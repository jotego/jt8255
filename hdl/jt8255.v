==> flow/design.v <==
module jt8255(
    input               rst,
    input               clk,
    input       [1:0]   addr,
    input       [7:0]   din,
    output reg  [7:0]   dout,
    input               rdn,
    input               wrn,
    input               csn,
    input       [7:0]   porta_din,
    input       [7:0]   portb_din,
    input       [7:0]   portc_din,
    output reg  [7:0]   porta_dout,
    output reg  [7:0]   portb_dout,
    output      [7:0]   portc_dout
);
localparam ISINA=4, ISINB=1, ISINCL=0, ISINCH=3;  
localparam INTRA=3, OBFA=7, ACKA=6, STBA=4, IBFA=5,  
           INTRB=0, OBFB=1, ACKB=2, STBB=2, IBFB=1;
localparam INTEA_OBF=6, INTEA_IBF=4, INTEB=2;
reg  [6:0] ctrl;
reg  [7:0] latch_a, latch_b, latch_c, ldin;
wire       mode_b,
           isin_a, isin_b, isin_cl, isin_ch;  
wire [1:0] mode_a;
wire       write, read;
reg        last_write, last_read;
reg        inte_a_obf, inte_a_ibf, inte_b;
wire       acka, ackb, stba, stbb;
reg        last_acka, last_ackb, last_stba;
wire       last_stbb;
assign read   = !rdn && !csn;
assign write  = !wrn && !csn;
assign mode_b = ctrl[2];
assign mode_a = ctrl[6:5];
assign isin_a  = ctrl[ISINA];
assign isin_b  = ctrl[ISINB];
assign isin_cl = ctrl[ISINCL];
assign isin_ch = ctrl[ISINCH];
assign acka    = portc_din[ACKA];
assign stba    = portc_din[STBA];
assign ackb    = portc_din[ACKB];
assign stbb    = portc_din[STBB];  
assign last_stbb = last_ackb;
always @(posedge clk, posedge rst) begin
    if( rst ) begin
        ctrl       <= 7'h1b;
        latch_a    <= 8'hff;
        latch_b    <= 8'hff;
        latch_c    <= 8'hff;
        inte_a_ibf <= 0;
        inte_a_obf <= 0;
        inte_b     <= 0;
        last_write <= 0;
        last_acka  <= 0;
        last_ackb  <= 0;
        last_stba  <= 0;
    end else begin
        last_write <= write;
        last_acka  <= acka;
        last_ackb  <= ackb;
        last_stba  <= stba;
        ldin       <= din;
        if( !write && last_write ) begin
            case( addr )
                2'd0: begin  
                    if( !isin_a || mode_a[1] ) begin
                        latch_a <= ldin;  
                        if( mode_a!=0 ) begin
                            latch_c[OBFA] <= 0;
                            if(inte_a_obf) latch_c[INTRA] <= 0;   
                        end
                    end
                end
                2'd1: begin  
                    if( !isin_b ) begin
                        latch_b <= ldin;  
                        if( mode_b ) begin
                            latch_c[OBFB] <= 0;
                            if(inte_b) latch_c[INTRB] <= 0;   
                        end
                    end                end
                2'd2: begin
                    if( mode_b )
                        inte_b <= ldin[INTEB];
                    else
                        latch_c[2:0] <= ldin[2:0];
                    if( (mode_a==0 || (mode_a[0]&&isin_a)) )
                        latch_c[7:6] <= ldin[7:6];
                    if( mode_a==0 || (mode_a[0]&&!isin_a) )
                        latch_c[5:4] <= ldin[5:4];
                    if( mode_a==0 )
                        latch_c[3] <= ldin[3];
                    if( mode_a[1] || (mode_a[0] && isin_a) )
                        inte_a_ibf <= ldin[INTEA_IBF];
                    if( mode_a[1] || (mode_a[0] && !isin_a) )
                        inte_a_obf <= ldin[INTEA_OBF];
                end
                2'd3: begin
                    if( ldin[7] ) begin
                        ctrl <= ldin[6:0];
                        if( !ldin[ISINCL] ) latch_c[3:0] <= 0;
                        if( !ldin[ISINCH] ) latch_c[7:4] <= 0;
                        if( !ldin[ISINB]  ) latch_b <= 0;
                        if( !ldin[ISINA]  ) latch_a <= 0;
                        inte_a_ibf <= 0;
                        inte_a_obf <= 0;
                        inte_b     <= 0;
                        if( ldin[2] ) begin
                            latch_c[IBFB] <= ~ldin[ISINB];  
                            latch_c[INTRB]<= ~ldin[ISINB];
                        end
                        if( ldin[6:5]!=0 ) begin
                            latch_c[IBFA] <= 0;
                            latch_c[OBFA] <= 1;
                            latch_c[INTRA]<= 0;
                        end
                    end else begin
                        latch_c[ ldin[3:1] ] <= ldin[0];
                        if( ldin[3:1]==INTEA_OBF ) inte_a_obf <= ldin[0];
                        if( ldin[3:1]==INTEA_IBF ) inte_a_ibf <= ldin[0];
                        if( ldin[3:1]==INTEB ) inte_b <= ldin[0];
                    end
                end
            endcase
        end
        if( mode_b && isin_b && stbb && !last_stbb ) begin
            latch_c[IBFB] <= 1;
            if( inte_b ) latch_c[INTRB] <= 1;
        end
        if( (mode_a[1] || (mode_a[0] && isin_a)) && stba && !last_stba ) begin
            latch_c[IBFA] <= 1;
            if( inte_a_ibf ) latch_c[INTRA] <= 1;
        end
        if( mode_a!=0 ) begin
            if(!inte_a_ibf && !inte_a_obf) latch_c[INTRA] <= 0;
            if( (!isin_a || mode_a[1]) && acka && !last_acka ) begin
                latch_c[INTRA] <= 1;
                latch_c[OBFA]  <= 1;
            end
            if( (isin_a || mode_a[1]) && read && !last_read && addr==2'd0 ) begin
                latch_c[INTRA] <= 0;
                latch_c[IBFA]  <= 0;
            end
        end
        if( mode_b ) begin
            if(!inte_b) latch_c[INTRB] <= 0;
            if( !isin_b && ackb && !last_ackb ) begin
                latch_c[INTRB] <= 1;
                latch_c[OBFB]  <= 1;
            end
            if( isin_b && read && !last_read && addr==2'd1 ) begin
                latch_c[INTRB] <= 0;
                latch_c[IBFB]  <= 0;
            end
        end
    end
end
always @(posedge clk, posedge rst) begin
    if( rst ) begin
        dout      <= 8'hff;
        last_read <= 0;
    end else begin
        last_read <= read;
        if( read ) begin
            case( addr )
                2'd0: dout <= isin_a ? porta_din : latch_a;
                2'd1: dout <= isin_b ? portb_din : latch_b;
                2'd2: begin  
                    dout[7:4] <= isin_ch ? portc_din[7:4] : latch_c[7:4];
                    dout[3:0] <= isin_cl ? portc_din[3:0] : latch_c[3:0];
                    if( mode_b )
                        dout[2:0] <= { ackb, latch_c[1:0] };
                    if( mode_a!=0 )
                        dout[3] <= latch_c[INTRA];
                    if( (mode_a[0] && !isin_a) || mode_a[1] )
                        dout[5:4] <= { acka, latch_c[4] };
                    if( (mode_a[0] && isin_a) || mode_a[1] )
                        dout[7:6] <= { latch_c[OBFA], acka };
                end
                2'd3: dout <= { 1'b1, ctrl };
            endcase
        end
    end
end
assign portc_dout = latch_c;
always @(posedge clk) begin
    porta_dout <= isin_a ? porta_din : latch_a;
    portb_dout <= isin_b ? portb_din : latch_b;
end
endmodule
Reports on jt8255
The steps from the RTL of jt8255 to its reports follow in flow order.
Lines are those of the file above, counted from 1.
Cell names lack the library's common part.
A cell with -- has no value.
Set-up
  top: jt8255
  clock: clk
  standard-cell library: sky130hd
  library corner: tt_025C_1v80

Word-level counts
Yosys after proc, flatten, opt, wreduce and memory -nomap, before mapping. Memory bits, and registers merged into a memory's read port (data or address), are not among the register bits. Print and check cells are not counted. Equal cells are merged and count once.
Word-level totals
  bits of input ports: 39
  memory bits (writable): 0
  memory cells: 0
  latch bits: 0
  register bits: 71
  clocked read ports x word width: 0
  bits in read-only memories: 0
Operators by class
  reduce/logical cells: 53
  bitwise operators: 4
  $add $sub $neg: 1
  multiplexer cells: 86
  div/mod/pow operators: 0
  $lt $le $gt $ge: 0
  multipliers: 0
  shift-type cells: 2
  equal/unequal tests: 17
Operators with widths (number)
  8-bit two-way mux: 9
  1-bit two-way mux: 49
  8-bit case mux with 2-bit select: 2
  2-bit case mux with 4-bit select: 3
  1-bit logical AND: 21
  2-bit inequality test (second input constant): 8
  4-bit two-way mux: 4
  2-bit two-way mux: 7
  1-bit logical NOT: 12
  4-bit AND reduction: 3
  3-bit case mux with 4-bit select: 1
  1-bit case mux with 4-bit select: 3
  2-bit nonzero test: 5
  5-bit AND reduction: 2
  3-bit inequality test (second input constant): 3
  1-bit by 4-bit variable shift with 8-bit output: 1
  1-bit by 4-bit variable shift with 8-bit output (first input constant): 1
  8-bit bitwise AND: 1
  8-bit bitwise OR: 1
  8-bit NOT: 1
  1-bit logical OR: 6
  3-bit equality test (second input constant): 2
  2-bit case mux with 3-bit select: 1
  1-bit case mux with 3-bit select: 2
  3-bit two-way mux: 2
  1-bit case mux with 2-bit select: 3
  2-bit equality test (second input constant): 2
  2-bit logical NOT: 2
Not listed: further kinds 6, cells in them 6.

Logic depth
Depth = most cells in a row (Yosys ltp): at word level without a register or memory, in the mapped netlist without a sequential cell, where the memories' decode and read muxes count.
Logic depth
  word-level depth: 14
  ABC_AREA: 0
  gate-level depth with buffers: 10

After synthesis
Source: synth_stat.txt of the flow (Yosys; design flattened, memories mapped). It holds for the ABC_AREA given above (unset counts as 0); a run with the other value may have another netlist.
The area totals of this step are shown rounded.
Cell types
  dfstp_2: number 36, total area 945.907 sq um
  dfxtp_1: number 16, total area 320.307 sq um
  dfrtp_1: number 11, total area 275.264 sq um
  mux2_2: number 22, total area 247.738 sq um
  edfxtp_1: number 8, total area 240.23 sq um
  o21ai_0: number 44, total area 220.211 sq um
  nand2_1: number 32, total area 120.115 sq um
  nor2_1: number 29, total area 108.854 sq um
  a21oi_1: number 17, total area 85.082 sq um
  ha_1: number 5, total area 62.56 sq um
  nor2b_1: number 10, total area 62.56 sq um
  clkbuf_1: number 16, total area 60.058 sq um
  nand3_1: number 12, total area 60.058 sq um
  inv_1: number 15, total area 56.304 sq um
  a22o_1: number 6, total area 52.55 sq um
  a32o_1: number 5, total area 50.048 sq um
  a21o_1: number 6, total area 45.043 sq um
  nor3_1: number 9, total area 45.043 sq um
Other cell types: 37; their cells: 78.
Mapped netlist
  standard cells after synthesis: 377
  buffer cells: 24
  area of sequential cells: 1782 sq um
  mapped flip-flops: 71
  synthesis area: 3652 sq um

Worst setup path after synthesis
OpenSTA on the mapped netlist: ideal clock, no wires. The path of least setup slack (recovery checks aside). Input and output delay are each 20% of the period. Register names are those of the netlist, which keeps one name where synthesis merged equal registers.
Path post-synthesis
  kind: reg-to-reg
  start: reg ldin[1]
  end: reg latch_c[0]
  library setup time: 96 ps
  arrival time: 2191 ps
  stages: 10
  setup slack: 43 ps
  required time: 2234 ps
  path buffers: 2
  clock period: 2330 ps
  path delay: 2287 ps
  synthesis period reached: 2287 ps
"path delay" is the arrival time less input delay plus setup time.
"stages": output pins that drive a net of the path, with the launching flip-flop's if there is one; two outputs of one cell count as two.
"synthesis period reached" is the clock period less the worst setup slack; recovery checks do not enter. This is arithmetic on one report: input and output delays are still those of the set period (20% each).
Between the ends stands the longest chain of elaborated cells between them, by number of cells; it is not shown to be the way that was timed. Of several equally long chains one is given.
A line is the first line of the expression or statement that the cell stems from. Yosys adds cells for indexed reads and writes and turns some case tables into memories.
At most two assigning lines are given for a register; there are more.
Lines with a computed index may be missing from the assigning lines.
Between the ends, post-synthesis
  cells stage by stage: edfxtp_1 -> clkbuf_1 -> inv_1 -> ha_1 -> ha_1 -> clkbuf_1 -> and4_1 -> mux2_2 -> o2111ai_1 -> a22oi_1
  length of the longest elaborated chain: 14
  elaborated cells between the ends (all ways): 17
  those cells by class: add/sub (1); shift (2); mux (10); logic (4)
RTL lines, path post-synthesis
  start: declaration: line 22  | reg  [7:0] latch_a, latch_b, latch_c, ldin;
  start: assignment: line 63  | ldin       <= din;
  3-bit negation with 4-bit output: line 119  | latch_c[ ldin[3:1] ] <= ldin[0];
  1-bit by 4-bit variable shift with 8-bit output: line 119
  8-bit NOT: line 119
  8-bit bitwise AND: line 119
  8-bit bitwise OR: line 119
  2-bit two-way mux: line 100  | if( ldin[7] ) begin
  2-bit case mux with 4-bit select: line 65  | case( addr )
  8-bit two-way mux: line 64  | if( !write && last_write ) begin
  1-bit two-way mux: line 129  | if( inte_b ) latch_c[INTRB] <= 1;
  1-bit two-way mux: line 127  | if( mode_b && isin_b && stbb && !last_stbb ) begin
  1-bit two-way mux: line 147  | if(!inte_b) latch_c[INTRB] <= 0;
  1-bit two-way mux: line 148  | if( !isin_b && ackb && !last_ackb ) begin
  1-bit two-way mux: line 152  | if( isin_b && read && !last_read && addr==2'd1 ) begin
  2-bit two-way mux: line 146  | if( mode_b ) begin
  end: assignment: line 87  | latch_c[2:0] <= ldin[2:0];
  end: assignment: line 111  | latch_c[INTRB]<= ~ldin[ISINB];
  end: declaration: line 22

Timing after layout
Path of least setup slack in the final report of flow run A (OpenROAD, finished layout, wires in). Where an end is a register, its clock arrival counts in the times.
The report prints the path's times to 10 ps; the period is as set.
Path post-layout
  kind: input-to-reg
  start: in addr[1]
  end: reg ctrl[6]
  library setup time: 110 ps
  setup slack: 1160 ps
  stages: 6
  clock period: 3840 ps
  path buffers: 2
  required time: 4070 ps
  arrival time: 2910 ps
Between the ends stands the longest chain of elaborated cells between them, by number of cells; it is not shown to be the way that was timed. Of several equally long chains one is given.
Between the ends, post-layout
  cells stage by stage: clkdlybuf4s50_1 -> buf_4 -> and2_1 -> nand2_1 -> nor2_2 -> mux2_2
  length of the longest elaborated chain: 2
  elaborated cells between the ends (all ways): 2
  those cells by class: eq/ne (1); reduce/logical (1)
RTL lines, path post-layout
  start: declaration: line 4  | input       [1:0]   addr,
  2-bit equality test: line 65  | case( addr )
  3-bit AND reduction
  end: assignment: line 47  | ctrl       <= 7'h1b;
  end: assignment: line 101  | ctrl <= ldin[6:0];
  end: declaration: line 21  | reg  [6:0] ctrl;

Record of 2 stored runs of the RTL-to-layout flow on jt8255, platform sky130hd. The runs are unordered. Constraints: input delay and output delay 20% of the set period each, output load 0.01 pF.
"achieved clock period" = clock period - worst setup slack. The figure is calculated, with input and output delays left at 20% of the set period.
"power" rests on the timing tool's default activity at the inputs, not on a simulated workload.
Measured values are rounded.

Flow run A
==> flow/run.sh <==
#!/bin/bash
# the make line also repeats the synthesis and layout settings of config.mk as NAME=value (left out here)
make -C /OpenROAD-flow-scripts/flow DESIGN_CONFIG=/design/flow/config.mk WORK_HOME=/design/flow/orfs CLKGATE_MAP_FILE= finish
==> flow/config.mk <==
export PLATFORM = sky130hd
export DESIGN_NAME = jt8255
export DESIGN_NICKNAME = jt8255
export VERILOG_FILES = /design/flow/design.v
export SDC_FILE = /design/flow/constraint.sdc
export NUM_CORES = 4
export LEC_CHECK = 0
export CAP_MARGIN = 5
export CORE_ASPECT_RATIO = 1.09
export CORE_MARGIN = 2
export CORE_UTILIZATION = 22
export CTS_CLUSTER_DIAMETER = 363
export CTS_CLUSTER_SIZE = 17
export GPL_ROUTABILITY_DRIVEN = 0
export MIN_ROUTING_LAYER = met2
export PLACE_DENSITY_LB_ADDON = 0.16
export SETUP_SLACK_MARGIN = -0.04
export SLEW_MARGIN = 10
==> flow/constraint.sdc <==
create_clock -name core_clock -period 3.84 [get_ports {clk}]
set_input_delay 0.7680 -clock core_clock [delete_from_list [all_inputs] [get_ports {clk}]]
set_output_delay 0.7680 -clock core_clock [all_outputs]
set_load 0.01 [all_outputs]

==> results of flow run A <==
chip area after synthesis (Yosys): 3652 sq um
die area: 17650 sq um
utilization: 29.7%
worst setup slack after layout: 1160 ps
power: 2889 uW
achieved clock period: 2680 ps

Flow run B
==> flow/run.sh <==
#!/bin/bash
# the make line also repeats the synthesis and layout settings of config.mk as NAME=value (left out here)
make -C /OpenROAD-flow-scripts/flow DESIGN_CONFIG=/design/flow/config.mk WORK_HOME=/design/flow/orfs CLKGATE_MAP_FILE= finish
==> flow/config.mk <==
export PLATFORM = sky130hd
export DESIGN_NAME = jt8255
export DESIGN_NICKNAME = jt8255
export VERILOG_FILES = /design/flow/design.v
export SDC_FILE = /design/flow/constraint.sdc
export NUM_CORES = 4
export LEC_CHECK = 0
export CAP_MARGIN = 25
export CORE_ASPECT_RATIO = 0.58
export CORE_MARGIN = 2
export CORE_UTILIZATION = 64
export GPL_ROUTABILITY_DRIVEN = 0
export HOLD_SLACK_MARGIN = 0.29
export MIN_ROUTING_LAYER = met1
export PLACE_DENSITY_LB_ADDON = 0.16
export SLEW_MARGIN = 25
export TNS_END_PERCENT = 25
==> flow/constraint.sdc <==
create_clock -name core_clock -period 3.37 [get_ports {clk}]
set_input_delay 0.6740 -clock core_clock [delete_from_list [all_inputs] [get_ports {clk}]]
set_output_delay 0.6740 -clock core_clock [all_outputs]
set_load 0.01 [all_outputs]

==> results of flow run B <==
chip area after synthesis (Yosys): 3652 sq um
die area: 6349 sq um
utilization: 85.4%
worst setup slack after layout: 785 ps
power: 2910 uW
achieved clock period: 2585 ps
